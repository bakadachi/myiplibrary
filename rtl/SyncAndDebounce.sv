==> flow/design.v <==
module sync_debounce #(
    parameter integer DEBOUNCE_COUNT = 1000,      
    parameter integer COUNTER_WIDTH = 10         
) (
    input  logic clk,         
    input  logic rst_n,       
    input  logic sig_a,       
    output logic sig_out      
);
    logic sig_sync1, sig_sync2;                    
    logic sig_stable;                              
    logic [COUNTER_WIDTH-1:0] debounce_counter;    
    always @(posedge clk or negedge rst_n) begin
        if (!rst_n) begin
            sig_sync1 <= 0;
            sig_sync2 <= 0;
        end else begin
            sig_sync1 <= sig_a;     
            sig_sync2 <= sig_sync1;  
        end
    end
    always @(posedge clk or negedge rst_n) begin
        if (!rst_n) begin
            debounce_counter <= 0;
            sig_stable <= 0;
        end else if (sig_sync2 != sig_stable) begin
            debounce_counter <= debounce_counter + 1;
            if (debounce_counter == DEBOUNCE_COUNT - 1) begin
                sig_stable <= sig_sync2;
                debounce_counter <= 0;  
            end
        end else begin
            debounce_counter <= 0;
        end
    end
    assign sig_out = sig_stable;
endmodule
======== Tool chain data of sync_debounce ========
What the tools print for sync_debounce, step after step.
Lines are those of the file above, counted from 1.
Library cell names are shortened.
A cell with n/a has no value.
design
  top module .............................. sync_debounce
  clock ................................... clk
  cell library ............................ sky130hd
  library corner .......................... tt_025C_1v80

======== After elaboration ========
Source: Yosys, flattened and elaborated, memories not mapped. Widths are those after wreduce. Registers that Yosys merges into a memory's read port (data or address) are not register bits. Print and check cells do not count. Equal cells are merged and count once.
bit counts
  bits in registers ....................... 13
  input bits .............................. 3
  output and inout bits ................... 1
  word-level cells ........................ 10
cells by class
  add/sub/neg operators ................... 1
  equal/unequal tests ..................... 2
  muxes and demuxes ....................... 2
  reduce/logical cells .................... 1
operators by type and width
  cell                                    number
  two-way mux 10 bit                      2
  adder 10 x 1 -> 10 bit with constant B  1
  == test 10 bit with constant B          1
  AND reduction 2 bit                     1
  != test 1 bit                           1

======== Longest topological paths ========
Longest topological path by Yosys (ltp), each cell counted once; first at word level (registers and memories cut), then after technology mapping (sequential cells cut; the memories' decode and read muxes count).
logic depth
  depth after elaboration ................. 3
  ABC_AREA ................................ 0
  gate-level depth with buffers ........... 4
  mapped depth without buffers ............ 4

======== After synthesis ========
Yosys stat after the flow's synthesis: flattened, memories mapped to cells. It holds for the ABC_AREA given above (unset counts as 0); a run with the other value may have another netlist.
Totals and module areas in this step are rounded.
synthesis totals
  standard cells after synthesis .......... 55
  cell area after synthesis ............... 607 um^2
  sequential area ......................... 325 um^2
  mapped flip-flops ....................... 13
  buffer cells ............................ 0
cell types
  type      number  total area (um^2)
  dfrtp_1   13      325.312
  nand3_1   4       20.019
  nor2_1    5       18.768
  xnor2_1   2       17.517
  xor2_1    2       17.517
  a21oi_1   3       15.014
  or4_1     2       15.014
  and4bb_2  1       12.512
  ha_1      1       12.512
  nand4_1   2       12.512
  or4bb_2   1       12.512
  mux2_2    1       11.261
  nand2_1   3       11.261
  o221a_2   1       11.261
  nand3_2   1       10.01
  o21ai_0   2       10.01
  a31o_2    1       8.758
  and4_1    1       8.758
Not listed: further types 8, cells in them 9.

======== Timing after synthesis ========
Source: OpenSTA report_checks on the synthesized netlist (no wires, ideal clock, input and output delay 20% of the period each), path of least setup slack; recovery checks are left aside. Register names are those of the netlist, which keeps one name where synthesis merged equal registers.
timing path after synthesis
  path type ............................... register -> register
  start point ............................. register debounce_counter[0]
  end point ............................... register debounce_counter[9]
  period .................................. 3.32 ns
  library setup time ...................... 0.138 ns
  launch time at the first pin ............ 0.000 ns
  arrival ................................. 1.376 ns
  required time ........................... 3.182 ns
  setup slack ............................. 1.806 ns
  delay of the path ....................... 1.514 ns
  driving pins on the path ................ 5
  buffers on the path ..................... 0
  synthesis period reached ................ 1.514 ns
"delay of the path" is the arrival time less input delay plus setup time.
"driving pins on the path": output pins that drive a net of the path, with the launching flip-flop's if there is one; two outputs of one cell count as two.
"synthesis period reached" is the clock period less the worst setup slack; recovery checks do not enter. This is arithmetic on one report: input and output delays are still those of the set period (20% each).
Between the ends stands the longest chain of elaborated cells between them, by number of cells; it is not shown to be the way that was timed. Of several equally long chains one is given.
A line is the first line of the expression or statement that the cell stems from. Yosys adds cells for indexed reads and writes and turns some case tables into memories.
At most two assigning lines are given for a register; there are more.
between the ends, after synthesis
  cell sequence ........................... dfrtp_1 ha_1 or4bb_2 o211ai_1 a31oi_1
  length of the longest elaborated chain .. 3
  elaborated cells between the ends (all ways) .. 4
  RTL lines with such cells ............... 3
  those cells by class .................... 1 x add/sub; 1 x eq/ne; 2 x mux
ends and longest elaborated chain, after synthesis
  element                 RTL line  text
  start, declared         12        logic [COUNTER_WIDTH-1:0] debounce_counter;
  start, assigned         24        debounce_counter <= 0;
  start, assigned         27        debounce_counter <= debounce_counter + 1;
  adder 10 x 1 -> 10 bit  27
  two-way mux 10 bit      28        if (debounce_counter == DEBOUNCE_COUNT - 1) begin
  two-way mux 10 bit      26        end else if (sig_sync2 != sig_stable) begin
  end, assigned           24
  end, assigned           27
  end, declared           12

======== Path in the finished layout ========
From the final timing report of record 2: the path of least setup slack in the routed layout; clock arrival at registers is part of the times.
timing path after layout
  path type ............................... register -> output
  start point ............................. register sig_stable
  end point ............................... output sig_out
  period .................................. 2.74 ns
  output delay ............................ 0.55 ns
  launch time at the first pin ............ 0.27 ns
  arrival ................................. 1.21 ns
  required time ........................... 2.19 ns
  setup slack ............................. 0.99 ns
  driving pins on the path ................ 2
  buffers on the path ..................... 1
between the ends, after layout
  cell sequence ........................... dfrtp_1 clkdlybuf4s50_1
  length of the longest elaborated chain .. 0
  elaborated cells between the ends (all ways) .. 0
  RTL lines with such cells ............... 0
ends and longest elaborated chain, after layout
  element          RTL line  text
  start, declared  11        logic sig_stable;
  start, assigned  25        sig_stable <= 0;
  start, assigned  29        sig_stable <= sig_sync2;
  end, declared    8         output logic sig_out

Lab notebook: sync_debounce

Settings and measured results of 2 stored flow runs for module sync_debounce (sky130hd), not sorted in any way. The constraints put input and output delay at 20% of the set period each and load the outputs with 0.01 pF.
By "period reached" is meant the clock period of the run minus its worst setup slack. This is arithmetic on one report: input and output delays are still those of the set period (20% each).
"worst path time": the worst setup path's part of the clock period (all of it between registers, 20% less for each end at a port) less its slack. A launch clock that arrives late makes it longer, a capture clock that arrives late makes it shorter.
By "total power after layout" is meant OpenSTA's value without simulated activity: inputs other than the clock are taken to toggle once in ten clock periods, and the tool carries that through the logic.
The results are shown rounded.

======== record 1 ========
==> flow/run.sh <==
#!/bin/bash
# the make line also repeats the synthesis and layout settings of config.mk as NAME=value (left out here)
make -C /OpenROAD-flow-scripts/flow DESIGN_CONFIG=/design/flow/config.mk WORK_HOME=/design/flow/orfs CLKGATE_MAP_FILE= finish
==> flow/config.mk <==
export PLATFORM = sky130hd
export DESIGN_NAME = sync_debounce
export DESIGN_NICKNAME = sync_debounce
export VERILOG_FILES = /design/flow/design.v
export SDC_FILE = /design/flow/constraint.sdc
export NUM_CORES = 4
export LEC_CHECK = 0
export CAP_MARGIN = 0
export CORE_MARGIN = 2
export CORE_UTILIZATION = 66
export CTS_CLUSTER_SIZE = 21
export GPL_ROUTABILITY_DRIVEN = 0
export MIN_ROUTING_LAYER = met2
export PLACE_DENSITY_LB_ADDON = 0.13
export SETUP_SLACK_MARGIN = 0.21
export SLEW_MARGIN = 0
==> flow/constraint.sdc <==
create_clock -name core_clock -period 2.32 [get_ports {clk}]
set_input_delay 0.4640 -clock core_clock [delete_from_list [all_inputs] [get_ports {clk}]]
set_output_delay 0.4640 -clock core_clock [all_outputs]
set_load 0.01 [all_outputs]

-------- record 1 --------
  stopped before the end: floorplanning reported PDN-0185

======== record 2 ========
==> flow/run.sh <==
#!/bin/bash
# the make line also repeats the synthesis and layout settings of config.mk as NAME=value (left out here)
make -C /OpenROAD-flow-scripts/flow DESIGN_CONFIG=/design/flow/config.mk WORK_HOME=/design/flow/orfs CLKGATE_MAP_FILE= finish
==> flow/config.mk <==
export PLATFORM = sky130hd
export DESIGN_NAME = sync_debounce
export DESIGN_NICKNAME = sync_debounce
export VERILOG_FILES = /design/flow/design.v
export SDC_FILE = /design/flow/constraint.sdc
export NUM_CORES = 4
export LEC_CHECK = 0
export CAP_MARGIN = 10
export CELL_PAD_IN_SITES_GLOBAL_PLACEMENT = 0
export CORE_MARGIN = 2
export CORE_UTILIZATION = 63
export GPL_TIMING_DRIVEN = 0
export MAX_ROUTING_LAYER = met4
export PLACE_DENSITY = 0.84
export SLEW_MARGIN = 20
==> flow/constraint.sdc <==
create_clock -name core_clock -period 2.74 [get_ports {clk}]
set_input_delay 0.5480 -clock core_clock [delete_from_list [all_inputs] [get_ports {clk}]]
set_output_delay 0.5480 -clock core_clock [all_outputs]
set_load 0.01 [all_outputs]

-------- measured, record 2 --------
  period reached .......................... 1.754 ns
  total die area .......................... 1,230 um^2
  worst hold slack in the final report .... 0.356 ns
  total power after layout ................ 0.000315 W
  total negative slack .................... 0.000 ns
  Yosys chip area after synthesis ......... 607 um^2
  worst path time ......................... 1.21 ns
  critical path kind ...................... register -> output
  utilization after layout ................ 74.0 %
  setup slack of the worst path ........... 0.986 ns
  standard-cell area after layout ......... 672 um^2
